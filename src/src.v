==> flow/design.v <==
`timescale 1ns / 1ps
module flip_entr(
    input clk,
    input [5:0] A,
    output reg [5:0] RA
    );
    always @ (posedge clk)
    RA<=A;
endmodule
`timescale 1ns / 1ps
module flip_sal(
    input clk,
    input [12:0] A,
    output reg [12:0] RA
    );
    always @ (posedge clk)
    RA<=A;
endmodule
`timescale 1ns / 1ps
module FA(
    input A,
    input B,
    input Cin,
    output C,
    output S
    );
wire XORAB,CAND1,CAND2,CAND3,OR1;
assign XORAB = A^B;
assign S = Cin^XORAB;
assign C = (Cin & (A|B))| A&B;
endmodule
`timescale 1ns / 1ps
module HA(
    input A,
    input B,
    output C,
    output S
    );
assign S = A^B;
assign C = A&B;
endmodule
`timescale 1ns / 1ps
module Sum_gigante(
    input [8:0] A,
    input [8:0] B,
    output [9:0] S
    );
assign S = A+B;
endmodule
`timescale 1ns / 1ps
module src(
    input clk,
    input [5:0]entrA,
    input [5:0]entrB,
    output [12:0]Sal
    );
    wire ANT1,ANT2,ANT3,ANT4,ANT5,ANT6,ANT7,ANT8,ANT9,ANT10,ANT11,ANT12;
    wire ANT13,ANT14,ANT15,ANT16,ANT17,ANT18,ANT19,ANT20,ANT21,ANT22,ANT23,ANT24;
    wire ANT25,ANT26,ANT27,ANT28,ANT29,ANT30,ANT31,ANT32,ANT33,ANT34,ANT35,ANT36;
    wire C1,C2,C3,C4,C5,C6,C7,C8,C9,C10,C11,C12,C13,C14,C15,C16,C17,C18,C19,C20,C21,C22,C23,C24,C25;
    wire sal1,sal2,sal3,sal4,sal5,sal6,sal7,sal8,sal9,sal10,sal11,sal12,sal13,sal14,sal15,sal16,sal17,sal18,sal19,sal20,sal21,sal22,sal23,sal24;
    wire [8:0]Av,Bv;
    wire [9:0]Sv;
    wire cablesuma;
    wire [5:0]A,B;
    wire [12:0]S;
    flip_entr flipA (clk,entrA,A);
    flip_entr flipB (clk,entrB,B);
    assign ANT1  = A[0] & B[0];
    assign ANT2  = A[1] & B[0];
    assign ANT3  = A[2] & B[0];
    assign ANT4  = A[3] & B[0];
    assign ANT5  = A[4] & B[0];
    assign ANT6  = A[5] & B[0];
    assign ANT7   = A[0] & B[1];
    assign ANT8   = A[1] & B[1];
    assign ANT9   = A[2] & B[1];
    assign ANT10  = A[3] & B[1];
    assign ANT11  = A[4] & B[1];
    assign ANT12  = A[5] & B[1];
    assign ANT13  = A[0] & B[2];
    assign ANT14  = A[1] & B[2];
    assign ANT15  = A[2] & B[2];
    assign ANT16  = A[3] & B[2];
    assign ANT17  = A[4] & B[2];
    assign ANT18  = A[5] & B[2];
    assign ANT19  = A[0] & B[3];
    assign ANT20  = A[1] & B[3];
    assign ANT21  = A[2] & B[3];
    assign ANT22  = A[3] & B[3];
    assign ANT23  = A[4] & B[3];
    assign ANT24  = A[5] & B[3];
    assign ANT25  = A[0] & B[4];
    assign ANT26  = A[1] & B[4];
    assign ANT27  = A[2] & B[4];
    assign ANT28  = A[3] & B[4];
    assign ANT29  = A[4] & B[4];
    assign ANT30  = A[5] & B[4];
    assign ANT31  = A[0] & B[5];
    assign ANT32  = A[1] & B[5];
    assign ANT33  = A[2] & B[5];
    assign ANT34  = A[3] & B[5];
    assign ANT35  = A[4] & B[5];
    assign ANT36  = A[5] & B[5];
    assign S[0] = ANT1;
    HA Ha1 (ANT2,ANT7,C1,S[1]);
    FA Fa1 (ANT3,ANT8,ANT13,C2,sal1);
    FA Fa2 (ANT5,ANT10,ANT15,C3,sal2);
    FA Fa3 (ANT32,ANT27,ANT22,C4,sal3);
    FA Fa4 (ANT34,ANT29,ANT24,C5,sal4);
    FA Fa5 (ANT4,ANT9,ANT14,C6,sal5);
    FA Fa6 (ANT6,ANT11,ANT16,C7,sal6);
    FA Fa7 (ANT33,ANT28,ANT23,C8,sal7);
    FA Fa8 (ANT21,ANT26,ANT31,C9,sal8);
    FA Fa9 (ANT17,ANT12,sal3,C10,sal9);
    FA Fa10 (ANT18,C4,sal7,C11,sal10);
    FA Fa11 (ANT35,ANT30,C5,C12,sal11);
    HA Ha2 (ANT19,C2,C13,sal12);
    FA Fa12 (sal2,ANT20,C6,C14,sal13);
    FA Fa13 (sal6,sal8,C3,C15,sal14);
    FA Fa14 (C7,sal9,C9,C16,sal15);
    HA Ha3 (sal10,C10,C17,sal16);
    FA Fa15 (C11,sal4,C8,C18,sal17);
    HA Ha4 (C13,sal13,C19,sal18);
    HA Ha6 (C14,sal14,C20,sal19);
    HA Ha7 (C15,sal15,C21,sal20);
    HA Ha8 (C16,sal16,C22,sal21);
    HA Ha9 (C17,sal17,C23,sal22);
    HA Ha10 (C18,sal11,C24,sal23);
    HA Ha11 (ANT36,C12,C25,sal24);
    assign Av= {C24,C23,C22,C21,C20,C19,ANT25,sal5,C1};
    assign Bv= {sal24,sal23,sal22,sal21,sal20,sal19,sal18,sal12,sal1};
    Sum_gigante misum (Av,Bv,Sv);
    assign S[2] = Sv[0];
    assign S[3] = Sv[1];
    assign S[4] = Sv[2];
    assign S[5] = Sv[3];
    assign S[6] = Sv[4];
    assign S[7] = Sv[5];
    assign S[8] = Sv[6];
    assign S[9] = Sv[7];
    assign S[10]= Sv[8];
    assign cablesuma = Sv[9];
    HA Ha12 (cablesuma,C25,S[12],S[11]);
    flip_sal flipsal (clk,S,Sal);
endmodule
======== Step by step through the tools: src ========
Tool output for the design above, in the order of the flow.
Lines are those of the file above, counted from 1.
Operators: Yosys type, input widths -> output width; for muxes data width and select width s.
The mark - stands for no value.
inputs
  top ..................................... src
  clock port .............................. clk
  cell library ............................ sky130hd
  timing corner ........................... tt_025C_1v80

======== Word-level counts ========
Yosys after proc, flatten, opt, wreduce and memory -nomap, before mapping. Enables and synchronous resets that opt folds into registers are not counted as muxes. Memory bits, and registers merged into a memory's read port (data or address), are not among the register bits. Print and check cells are not counted. Equal cells are merged and count once.
operators by class
  add/subtract/negate cells ............... 1
  $mul .................................... 0
  divide/modulo/power cells ............... 0
  magnitude comparators ................... 0
  eq/ne operators ......................... 0
  shift-type cells ........................ 0
  muxes and demuxes ....................... 0
  bitwise gates (word level) .............. 148
  reductions and logical operators ........ 0
operator list
  operator      number
  $and 1x1->1   77
  $xor 1x1->1   41
  $or 1x1->1    30
  $add 9x9->10  1
storage and ports
  bits in registers ....................... 25
  bits in latches ......................... 0
  bits in writable memories ............... 0
  bits in read-only memories .............. 0
  word width x clocked read ports ......... 0
  memories ................................ 0
  input port bits ......................... 13
  output and inout bits ................... 13
  word-level cells ........................ 152

======== Logic depth ========
Depth = most cells in a row (Yosys ltp): at word level without a register or memory, in the mapped netlist without a sequential cell, where the memories' decode and read muxes count.
logic depth
  depth in word-level cells ............... 13
  ABC_AREA ................................ 1
  depth in mapped cells ................... 14
  gate-level depth less buffers ........... 14

======== Synthesis result ========
The flow's flattened synthesis, as Yosys stat reports it; memories are mapped. The netlist is that of the ABC_AREA named above (0 if unset); the other value can give another one.
synthesis totals
  cells in the netlist .................... 203
  chip area (Yosys) ....................... 1644.1 um^2
  sequential part of the area ............. 500.5 um^2
  flip-flop cells ......................... 25
  buffers ................................. 0
cell types
  type                       number  area in all (um^2)
  sky130_fd_sc_hd__dfxtp_1   25      500.48
  sky130_fd_sc_hd__fa_1      16      320.307
  sky130_fd_sc_hd__nand2_1   70      262.752
  sky130_fd_sc_hd__ha_1      20      250.24
  sky130_fd_sc_hd__inv_1     51      191.434
  sky130_fd_sc_hd__nand3_1   6       30.029
  sky130_fd_sc_hd__xnor2_1   3       26.275
  sky130_fd_sc_hd__a21oi_1   3       15.014
  sky130_fd_sc_hd__nand3b_1  2       15.014
  sky130_fd_sc_hd__nor2_1    4       15.014
  sky130_fd_sc_hd__or2_1     2       12.512
  sky130_fd_sc_hd__nor3_1    1       5.005

======== Path before layout ========
OpenSTA on the mapped netlist: ideal clock, no wires. The path of least setup slack (recovery checks aside). Input and output delay are each 20% of the period. Register names are those of the netlist, which keeps one name where synthesis merged equal registers.
timing path post-synthesis
  path kind ............................... reg2reg
  start point ............................. register flipB.RA[5]
  end point ............................... register flipsal.RA[11]
  period .................................. 6.03 ns
  setup time .............................. 0.122 ns
  launch time at the first pin ............ 0.000 ns
  arrival time ............................ 3.126 ns
  data required time ...................... 5.908 ns
  path slack .............................. 2.782 ns
  path delay .............................. 3.248 ns
  stages .................................. 14
  path buffers ............................ 0
  synthesis period reached ................ 3.248 ns
"path delay" = arrival - input delay + setup time.
"stages" counts driving pins, that of a launching flip-flop among them; a cell with two outputs on the path counts twice.
"synthesis period reached" is the clock period less the worst setup slack; recovery checks do not enter. This is arithmetic on one report: input and output delays are still those of the set period (20% each).
The rows between start and end are the longest chain of elaborated cells between them; the timing report does not say that the signal goes this way. Where chains are equally long, one stands for them.
A line is the first line of the expression or statement that the cell stems from. Yosys adds cells for indexed reads and writes and turns some case tables into memories.
between the ends, post-synthesis
  path through ............................ sky130_fd_sc_hd__dfxtp_1 sky130_fd_sc_hd__nand2_1 sky130_fd_sc_hd__inv_1 sky130_fd_sc_hd__fa_1 sky130_fd_sc_hd__fa_1 sky130_fd_sc_hd__fa_1 sky130_fd_sc_hd__ha_1 sky130_fd_sc_hd__ha_1 sky130_fd_sc_hd__nand2_1 sky130_fd_sc_hd__nand3b_1 sky130_fd_sc_hd__nand2_1 sky130_fd_sc_hd__nand2_1 sky130_fd_sc_hd__nand2_1 sky130_fd_sc_hd__ha_1
  length of the longest elaborated chain .. 13
  elaborated cells between the ends (all ways) .. 76
  source lines of those cells ............. 12
  those cells by class .................... add/sub (1); logic (75)
RTL lines, path post-synthesis
  item                     line  source
  start: declaration       5     output reg [5:0] RA
  start: assignment        8     RA<=A;
  $and 1x1->1              100   assign ANT32  = A[1] & B[5];
  $or 1x1->1               30    assign C = (Cin & (A|B))| A&B;
  $and 1x1->1              30
  $or 1x1->1 (2 in a row)  30
  $and 1x1->1              30
  $or 1x1->1 (2 in a row)  30
  $and 1x1->1              30
  $or 1x1->1               30
  $and 1x1->1              40    assign C = A&B;
  $add 9x9->10             48    assign S = A+B;
  $xor 1x1->1              39    assign S = A^B;
  end: assignment          17    RA<=A;
  end: declaration         14    output reg [12:0] RA

======== Path in the finished layout ========
Path of least setup slack in the final report of run 1 (OpenROAD, finished layout, wires in). Where an end is a register, its clock arrival counts in the times.
timing path post-layout
  path kind ............................... reg2reg
  start point ............................. register flipA.RA[2]
  end point ............................... register flipsal.RA[11]
  period .................................. 3.08 ns
  setup time .............................. 0.09 ns
  launch time at the first pin ............ 0.33 ns
  arrival time ............................ 3.82 ns
  data required time ...................... 3.32 ns
  path slack .............................. -0.51 ns
  stages .................................. 16
  path buffers ............................ 1
The rows between start and end are the longest chain of elaborated cells between them; the timing report does not say that the signal goes this way. Where chains are equally long, one stands for them.
between the ends, post-layout
  path through ............................ sky130_fd_sc_hd__dfxtp_4 sky130_fd_sc_hd__buf_4 sky130_fd_sc_hd__nand2_2 sky130_fd_sc_hd__inv_2 sky130_fd_sc_hd__fa_1 sky130_fd_sc_hd__fa_2 sky130_fd_sc_hd__fa_1 sky130_fd_sc_hd__ha_4 sky130_fd_sc_hd__ha_4 sky130_fd_sc_hd__nand2_1 sky130_fd_sc_hd__nand2_1 sky130_fd_sc_hd__nand2_1 sky130_fd_sc_hd__nand2_1 sky130_fd_sc_hd__a21oi_2 sky130_fd_sc_hd__nand2_1 sky130_fd_sc_hd__ha_1
  length of the longest elaborated chain .. 13
  elaborated cells between the ends (all ways) .. 90
  source lines of those cells ............. 12
  those cells by class .................... add/sub (1); logic (89)
RTL lines, path post-layout
  item                     line  source
  start: declaration       5     output reg [5:0] RA
  start: assignment        8     RA<=A;
  $and 1x1->1              95    assign ANT27  = A[2] & B[4];
  $or 1x1->1               30    assign C = (Cin & (A|B))| A&B;
  $and 1x1->1              30
  $or 1x1->1 (2 in a row)  30
  $and 1x1->1              30
  $or 1x1->1 (2 in a row)  30
  $and 1x1->1              30
  $or 1x1->1               30
  $and 1x1->1              40    assign C = A&B;
  $add 9x9->10             48    assign S = A+B;
  $xor 1x1->1              39    assign S = A^B;
  end: assignment          17    RA<=A;
  end: declaration         14    output reg [12:0] RA

Lab notebook: src

Stored flow runs of src (2 of them; Yosys, OpenROAD, sky130hd). They differ in their settings and are not a sequence. Constraints: input delay and output delay 20% of the set period each, output load 0.01 pF.
"achieved clock period (ns)" = clock period - worst setup slack. The figure is calculated, with input and output delays left at 20% of the set period.
"worst setup path time (ns)" is the time allowed to the run's worst setup path (the clock period less input and output delay, where it has them) less its slack. Clock arrival times count: a late capture clock shortens it, a late launch clock lengthens it.
By "finish__power__total" is meant OpenSTA's value without simulated activity: inputs other than the clock are taken to toggle once in ten clock periods, and the tool carries that through the logic.

Flow files of run 1
==> flow/run.sh <==
#!/bin/bash
# the make line also repeats the synthesis and layout settings of config.mk as NAME=value (left out here)
make -C /OpenROAD-flow-scripts/flow DESIGN_CONFIG=/design/flow/config.mk WORK_HOME=/design/flow/orfs CLKGATE_MAP_FILE= finish
==> flow/config.mk <==
export PLATFORM = sky130hd
export DESIGN_NAME = src
export DESIGN_NICKNAME = src
export VERILOG_FILES = /design/flow/design.v
export SDC_FILE = /design/flow/constraint.sdc
export NUM_CORES = 4
export LEC_CHECK = 0
export ABC_AREA = 1
export CAP_MARGIN = 20
export CORE_ASPECT_RATIO = 1.54
export CORE_MARGIN = 3
export CORE_UTILIZATION = 61
export MIN_ROUTING_LAYER = met2
export PLACE_DENSITY_LB_ADDON = 0.03
export SLEW_MARGIN = 20
export TNS_END_PERCENT = 90
==> flow/constraint.sdc <==
create_clock -name core_clock -period 3.08 [get_ports {clk}]
set_input_delay 0.6160 -clock core_clock [delete_from_list [all_inputs] [get_ports {clk}]]
set_output_delay 0.6160 -clock core_clock [all_outputs]
set_load 0.01 [all_outputs]

report of run 1
yosys chip area after synthesis (um^2): 1644.1
finish__design__die__area: 3368.8
finish__design__instance__area__stdcell: 2343.5
finish__design__instance__utilization: 0.9460
finish__timing__setup__ws: -0.505
finish__timing__setup__tns: -2.501
finish__timing__hold__ws: 0.576
finish__power__total: 1.469e-03
achieved clock period (ns): 3.585
worst setup path time (ns): 3.59
worst setup path kind: reg2reg

Flow files of run 2
==> flow/run.sh <==
#!/bin/bash
# the make line also repeats the synthesis and layout settings of config.mk as NAME=value (left out here)
make -C /OpenROAD-flow-scripts/flow DESIGN_CONFIG=/design/flow/config.mk WORK_HOME=/design/flow/orfs CLKGATE_MAP_FILE= finish
==> flow/config.mk <==
export PLATFORM = sky130hd
export DESIGN_NAME = src
export DESIGN_NICKNAME = src
export VERILOG_FILES = /design/flow/design.v
export SDC_FILE = /design/flow/constraint.sdc
export NUM_CORES = 4
export LEC_CHECK = 0
export CAP_MARGIN = 20
export CORE_MARGIN = 2
export CORE_UTILIZATION = 21
export SLEW_MARGIN = 20
==> flow/constraint.sdc <==
create_clock -name core_clock -period 4.37 [get_ports {clk}]
set_input_delay 0.8740 -clock core_clock [delete_from_list [all_inputs] [get_ports {clk}]]
set_output_delay 0.8740 -clock core_clock [all_outputs]
set_load 0.01 [all_outputs]

report of run 2
yosys chip area after synthesis (um^2): 1562.7
finish__design__die__area: 8147.8
finish__design__instance__area__stdcell: 1981.9
finish__design__instance__utilization: 0.2747
finish__timing__setup__ws: 0.657
finish__timing__setup__tns: 0.000
finish__timing__hold__ws: 0.527
finish__power__total: 7.873e-04
achieved clock period (ns): 3.713
worst setup path time (ns): 3.71
worst setup path kind: reg2reg
